==> flow/design.v <==
module e1_raster(
    input logic clk, 
    input logic reset,
    output logic[3:0] x,
    output logic[3:0] y
);
    logic reset_temp;
    always @(posedge clk) begin
        if (reset ==1) begin
            reset_temp<=1;
        end
        else if (reset ==0 && reset_temp==1) begin
            reset_temp<=0;
            x<=0;
            y<=0;
        end
        else begin
            x <= reset ? 0 : (x==11)?  0: x+1;
            y <= reset ? 0 : (x!=11) ?  y : (y==7) ? 0 : y+1;
        end
    end
endmodule
# --- Tool chain data of e1_raster ---
# Tool output for the design above, in the order of the flow.
# Line numbers count from 1 in the design file above.
# Library cell names are shortened.
design:
  top_module: "e1_raster"
  clock: "clk"
  cell_library: "sky130hd"
  corner: "tt_025C_1v80"

# --- Word level ---
# Source: Yosys, flattened and elaborated, memories not mapped. Widths are those after wreduce. Registers that Yosys merges into a memory's read port (data or address) are not register bits. Print and check cells do not count. Equal cells are merged and count once.
bits:
  ff_bits: 9
  inputBits: 2
  out_inout_bits: 8
op_classes:
  n_addsub: 2
  n_eq: 3
  muxes: 2
  bitwise: 1
  n_reduce_logical: 2
ops:
  columns: ["operator", "count"]
  rows:
  - ["4-bit by 1-bit adder with 4-bit output with constant B", 2]
  - ["4-bit 2-to-1 mux", 2]
  - ["4-bit by 3-bit equality test with 1-bit output with constant B", 1]
  - ["4-bit equality test with constant B", 1]
  - ["4-bit != test with constant B", 1]
  - ["2-bit OR reduction", 1]
  - ["1-bit logical AND", 1]
  - ["1-bit inverter", 1]

# --- Depth ---
# Yosys ltp: most cells in a row. Word level: on the elaborated netlist, between registers, memories and ports. Mapped: between sequential cells and ports; inverters and the memories' decode and read muxes count.
logic_depth:
  word_depth: 3
  abc_area: 0
  depth_mapped: 4
  depth_no_buf: 4

# --- After synthesis ---
# Yosys stat after the flow's synthesis: flattened, memories mapped to cells. It holds for the ABC_AREA given above (unset counts as 0); a run with the other value may have another netlist.
synth_totals:
  mapped_cells: 34
  yosys_area_um2: 419.2
  ffs: 9
  buf_cells: 1
by_type:
  columns: ["cell_type", "count", "type_area_um2"]
  rows:
  - ["edfxtp_1", 8, 240.23]
  - ["ha_1", 2, 25.024]
  - ["nor2_1", 6, 22.522]
  - ["dfxtp_1", 1, 20.019]
  - ["xnor2_1", 2, 17.517]
  - ["xor2_1", 2, 17.517]
  - ["nand2b_4", 1, 13.763]
  - ["nand3_1", 2, 10.01]
  - ["o21ai_2", 1, 8.758]
  - ["inv_1", 2, 7.507]
  - ["nand2_1", 2, 7.507]
  - ["nand3b_1", 1, 7.507]
  - ["and2_1", 1, 6.256]
  - ["and3_1", 1, 6.256]
  - ["a21oi_1", 1, 5.005]
  - ["clkbuf_1", 1, 3.754]

# --- Worst setup path after synthesis ---
# Path of least setup slack by OpenSTA after synthesis, without wires, with an ideal clock, recovery checks aside; 20% of the period is set as input and as output delay. Where synthesis merged equal registers, the netlist keeps one of their names.
synth_path:
  path_kind: "register to register"
  startpoint: "register x[0]"
  endpoint: "register y[0]"
  tclk_ns: 1.45
  t_first_pin_ns: 0.000
  t_arrival_ns: 1.064
  required_ns: 1.141
  setup_slack_ns: 0.077
  path_delay_ns: 1.373
  driving_pins: 5
  synth_period_reached_ns: 1.373
# "path_delay_ns" = arrival - input delay + setup time.
# "driving_pins" counts driving pins, that of a launching flip-flop among them; a cell with two outputs on the path counts twice.
# "synth_period_reached_ns" is the clock period less the worst setup slack; recovery checks do not enter. This is arithmetic on one report: input and output delays are still those of the set period (20% each).
# Between the ends stands the longest chain of elaborated cells between them, by number of cells; it is not shown to be the way that was timed. Of several equally long chains one is given.
# Each line given opens the expression or statement behind the cell; cells for indexed reads and writes are added by Yosys, which also makes memories of some case tables.
synth_via:
  cell_sequence: "edfxtp_1 -> ha_1 -> nand2_1 -> o21ai_2 -> and2_1"
  elab_chain_len: 2
  cone_cells: 2
synth_rtl:
  columns: ["element", "line", "rtl"]
  rows:
  - ["start: declaration", 4, "output logic[3:0] x,"]
  - ["start: assignment", 14, "x<=0;"]
  - ["start: assignment", 18, "x <= reset ? 0 : (x==11)?  0: x+1;"]
  - ["4-bit != test", 19, "y <= reset ? 0 : (x!=11) ?  y : (y==7) ? 0 : y+1;"]
  - ["4-bit 2-to-1 mux", 19, null]
  - ["end: assignment", 15, "y<=0;"]
  - ["end: assignment", 19, null]
  - ["end: declaration", 5, "output logic[3:0] y"]

# --- Worst path after layout ---
# From the final timing report of record 1: the path of least setup slack in the routed layout; clock arrival at registers is part of the times.
layout_path:
  path_kind: "register to output"
  startpoint: "register x[2]"
  endpoint: "output port x[2]"
  tclk_ns: 1.9
  output_delay_ns: 0.38
  t_first_pin_ns: 0.24
  t_arrival_ns: 1.24
  required_ns: 1.52
  setup_slack_ns: 0.28
  driving_pins: 2
layout_via:
  cell_sequence: "edfxtp_1 -> clkdlybuf4s50_1"
  elab_chain_len: 0
  cone_cells: 0
layout_rtl:
  columns: ["element", "line", "rtl"]
  rows:
  - ["start: declaration", 4, "output logic[3:0] x,"]
  - ["start: assignment", 14, "x<=0;"]
  - ["start: assignment", 18, "x <= reset ? 0 : (x==11)?  0: x+1;"]
  - ["end: declaration", 4, null]

## Implementation results

Top module e1_raster; platform sky130hd; tools Yosys and OpenROAD; 2 stored runs in no particular order. Input and output delays are each 20% of the period that was set; the output load is 0.01 pF.
"clock_period_reached_ns" = clock period - worst setup slack. The figure is calculated, with input and output delays left at 20% of the set period.
"worst_path_ns": the worst setup path's part of the clock period (all of it between registers, 20% less for each end at a port) less its slack. A launch clock that arrives late makes it longer, a capture clock that arrives late makes it shorter.

--- record 1 ---
==> flow/run.sh <==
#!/bin/bash
# the make line also repeats the synthesis and layout settings of config.mk as NAME=value (left out here)
make -C /OpenROAD-flow-scripts/flow DESIGN_CONFIG=/design/flow/config.mk WORK_HOME=/design/flow/orfs CLKGATE_MAP_FILE= finish
==> flow/config.mk <==
export PLATFORM = sky130hd
export DESIGN_NAME = e1_raster
export DESIGN_NICKNAME = e1_raster
export VERILOG_FILES = /design/flow/design.v
export SDC_FILE = /design/flow/constraint.sdc
export NUM_CORES = 4
export LEC_CHECK = 0
export CAP_MARGIN = 20
export CORE_MARGIN = 2
export CORE_UTILIZATION = 40
export SLEW_MARGIN = 20
==> flow/constraint.sdc <==
create_clock -name core_clock -period 1.9 [get_ports {clk}]
set_input_delay 0.3800 -clock core_clock [delete_from_list [all_inputs] [get_ports {clk}]]
set_output_delay 0.3800 -clock core_clock [all_outputs]
set_load 0.01 [all_outputs]

==> results, as YAML <==
results:
  post_synth_area_um2: 419.2
  die_footprint_um2: 1322.8
  fin_util_pct: 56.9
  final_setup_ws_ns: 0.278
  fin_tns_ns: 0.000
  fin_hold_ws_ns: 0.579
  clock_period_reached_ns: 1.622
  worst_path_ns: 1.24
  path_kind: "register to output"

--- record 2 ---
==> flow/run.sh <==
#!/bin/bash
# the make line also repeats the synthesis and layout settings of config.mk as NAME=value (left out here)
make -C /OpenROAD-flow-scripts/flow DESIGN_CONFIG=/design/flow/config.mk WORK_HOME=/design/flow/orfs CLKGATE_MAP_FILE= finish
==> flow/config.mk <==
export PLATFORM = sky130hd
export DESIGN_NAME = e1_raster
export DESIGN_NICKNAME = e1_raster
export VERILOG_FILES = /design/flow/design.v
export SDC_FILE = /design/flow/constraint.sdc
export NUM_CORES = 4
export LEC_CHECK = 0
export CAP_MARGIN = 20
export CELL_PAD_IN_SITES_DETAIL_PLACEMENT = 2
export CORE_ASPECT_RATIO = 1.04
export CORE_MARGIN = 2
export CORE_UTILIZATION = 45
export PLACE_DENSITY_LB_ADDON = 0.2
export SETUP_SLACK_MARGIN = 0.16
export SLEW_MARGIN = 20
==> flow/constraint.sdc <==
create_clock -name core_clock -period 1.16 [get_ports {clk}]
set_input_delay 0.2320 -clock core_clock [delete_from_list [all_inputs] [get_ports {clk}]]
set_output_delay 0.2320 -clock core_clock [all_outputs]
set_load 0.01 [all_outputs]

==> results, as YAML <==
outcome: "not finished: placement ended with error DPL-0033"
