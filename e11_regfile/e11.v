==> flow/design.v <==
module regfile (
	input logic clk,
	input logic write_enable,
	input logic [1:0] write_index,
	input logic [31:0] write_data,
	input logic [1:0] read_a_index,
	output logic [31:0] read_a_data,
	input logic [1:0] read_b_index,
	output logic [31:0] read_b_data
	); 
	logic[31:0] reg0;
    logic[31:0] reg1;
    logic[31:0] reg2;
    logic[31:0] reg3;
	assign read_a_data = 
		 (read_a_index==0) ? 0 :
		 (read_a_index==1) ? reg1 : 
		 (read_a_index==2) ? reg2 :
		 (read_a_index==3) ? reg3 : 
		 16'hxxxx;
	assign read_b_data = 
		 (read_b_index==0) ? 0 :
		 (read_b_index==1) ? reg1 : 
		 (read_b_index==2) ? reg2 :
		 (read_b_index==3) ? reg3 : 
		 16'hxxxx;
	always_ff @(posedge clk) begin
        reg0 <= 0;
        reg1 <= (write_enable && write_index==1) ? write_data : reg1;
        reg2 <= (write_enable && write_index==2) ? write_data : reg2;
        reg3 <= (write_enable && write_index==3) ? write_data : reg3;
    end	
endmodule 
# From RTL to reports: regfile
# The steps from the RTL of regfile to its reports follow in flow order.
# Line numbers count from 1 in the design file above.
# Not given: -
# setup
top_module	regfile
clk_port	clk
cell_library	sky130hd
corner	tt_025C_1v80

# Word level
# Yosys after proc, flatten, opt, wreduce and memory -nomap, before mapping. Enables and synchronous resets that opt folds into registers are not counted as muxes. Memory bits, and registers merged into a memory's read port (data or address), are not among the register bits. Print and check cells are not counted. Equal cells are merged and count once.
# classes
n_mux	8
n_reduce_logical	5
n_eq	9
# ops
op	count
32-bit 2-to-1 mux	8
2-bit == test with constant B	6
2-bit by 1-bit == test with 1-bit output with constant B	3
2-bit zero test	2
1-bit logical AND	3
# bits
elab_cells	25
reg_bits	96
output_inout_bits	64
in_bits	40

# Longest topological paths
# Yosys ltp: most cells in a row. Word level: on the elaborated netlist, between registers, memories and ports. Mapped: between sequential cells and ports; inverters and the memories' decode and read muxes count.
# depth
depth_word	5
ABC_AREA	0
mapped_depth	5
ltp_nobuf	2

# Mapped cells and area
# Yosys stat after the flow's synthesis: flattened, memories mapped to cells. It holds for the ABC_AREA given above (unset counts as 0); a run with the other value may have another netlist.
# Totals and module areas in this step are rounded.
# synth_totals
area_um2	4705
mapped_cells	254
buffers	24
seqArea_um2	2883
flip_flops	96
# types
cell_type	count	area_total_um2
sky130_fd_sc_hd__edfxtp_1	96	2.88E+03
sky130_fd_sc_hd__mux2_4	60	900.864
sky130_fd_sc_hd__a22o_1	64	560.538
sky130_fd_sc_hd__buf_12	6	120.115
sky130_fd_sc_hd__buf_6	10	112.608
sky130_fd_sc_hd__mux2_2	4	45.043
sky130_fd_sc_hd__nor2b_4	2	27.526
sky130_fd_sc_hd__clkbuf_1	4	15.014
sky130_fd_sc_hd__clkbuf_2	2	10.01
sky130_fd_sc_hd__and3b_1	1	8.758
sky130_fd_sc_hd__buf_1	2	7.507
sky130_fd_sc_hd__and3_1	1	6.256
sky130_fd_sc_hd__nand2_1	1	3.754
sky130_fd_sc_hd__nor2_1	1	3.754

# Path before layout
# Source: OpenSTA report_checks on the synthesized netlist (no wires, ideal clock, input and output delay 20% of the period each), path of least setup slack; recovery checks are left aside. Register names are those of the netlist, which keeps one name where synthesis merged equal registers.
# synth_path
path_type	input to register
from	input write_enable
to	register reg1[0]
path_delay_ns	1.831
path_slack_ns	0.249
launch_ns	0.520
t_required_ns	2.178
arrival_time_ns	1.929
path_buffers	0
setup_ns	0.422
in_delay_ns	0.520
clock_period_ns	2.6
path_stages	2
period_less_setup_slack_ns	2.351
# "path_delay_ns" = arrival - input delay + setup time.
# "path_stages": output pins that drive a net of the path, with the launching flip-flop's if there is one; two outputs of one cell count as two.
# "period_less_setup_slack_ns" is the clock period less the worst setup slack; recovery checks do not enter. This is arithmetic on one report: input and output delays are still those of the set period (20% each).
# The rows between start and end are the longest chain of elaborated cells between them; the timing report does not say that the signal goes this way. Where chains are equally long, one stands for them.
# A line is the first line of the expression or statement that the cell stems from. Yosys adds cells for indexed reads and writes and turns some case tables into memories.
# synth_via
path_cell_list	sky130_fd_sc_hd__nand2_1 -> sky130_fd_sc_hd__nor2_1
elab_chain_cells	1
cone_cells	1
lines_between	1
classes_between	1 x reduce/logical
# synth_lines
element	line_no	text
start, declared	3	input logic write_enable,
1-bit logical AND	29	reg1 <= (write_enable && write_index==1) ? write_data : reg1;
end, assigned	29
end, declared	12	logic[31:0] reg1;

# Top module regfile; platform sky130hd; tools Yosys and OpenROAD; 2 stored runs in no particular order. Input and output delays are each 20% of the period that was set; the output load is 0.01 pF.
# Settings: -- = not set for that run.
item,flow run A,flow run B
period_ns,2.35,1.97
CORE_UTILIZATION,47,72
PLACE_DENSITY_LB_ADDON,0.29,--
CELL_PAD_IN_SITES_DETAIL_PLACEMENT,2,1
CTS_CLUSTER_SIZE,95,--
MIN_ROUTING_LAYER,met1,--
CAP_MARGIN,20,20
CORE_MARGIN,2,6
SLEW_MARGIN,20,20
SETUP_SLACK_MARGIN,--,0.3
PLACE_DENSITY,--,0.42
CORE_ASPECT_RATIO,--,1.19
TNS_END_PERCENT,--,85
ABC_AREA,--,0
GPL_TIMING_DRIVEN,--,0
MAX_ROUTING_LAYER,--,met4
# Flow run A: stopped before the end: routing reported DPL-0033
# Flow run B: stopped before the end: placement reported DPL-0033
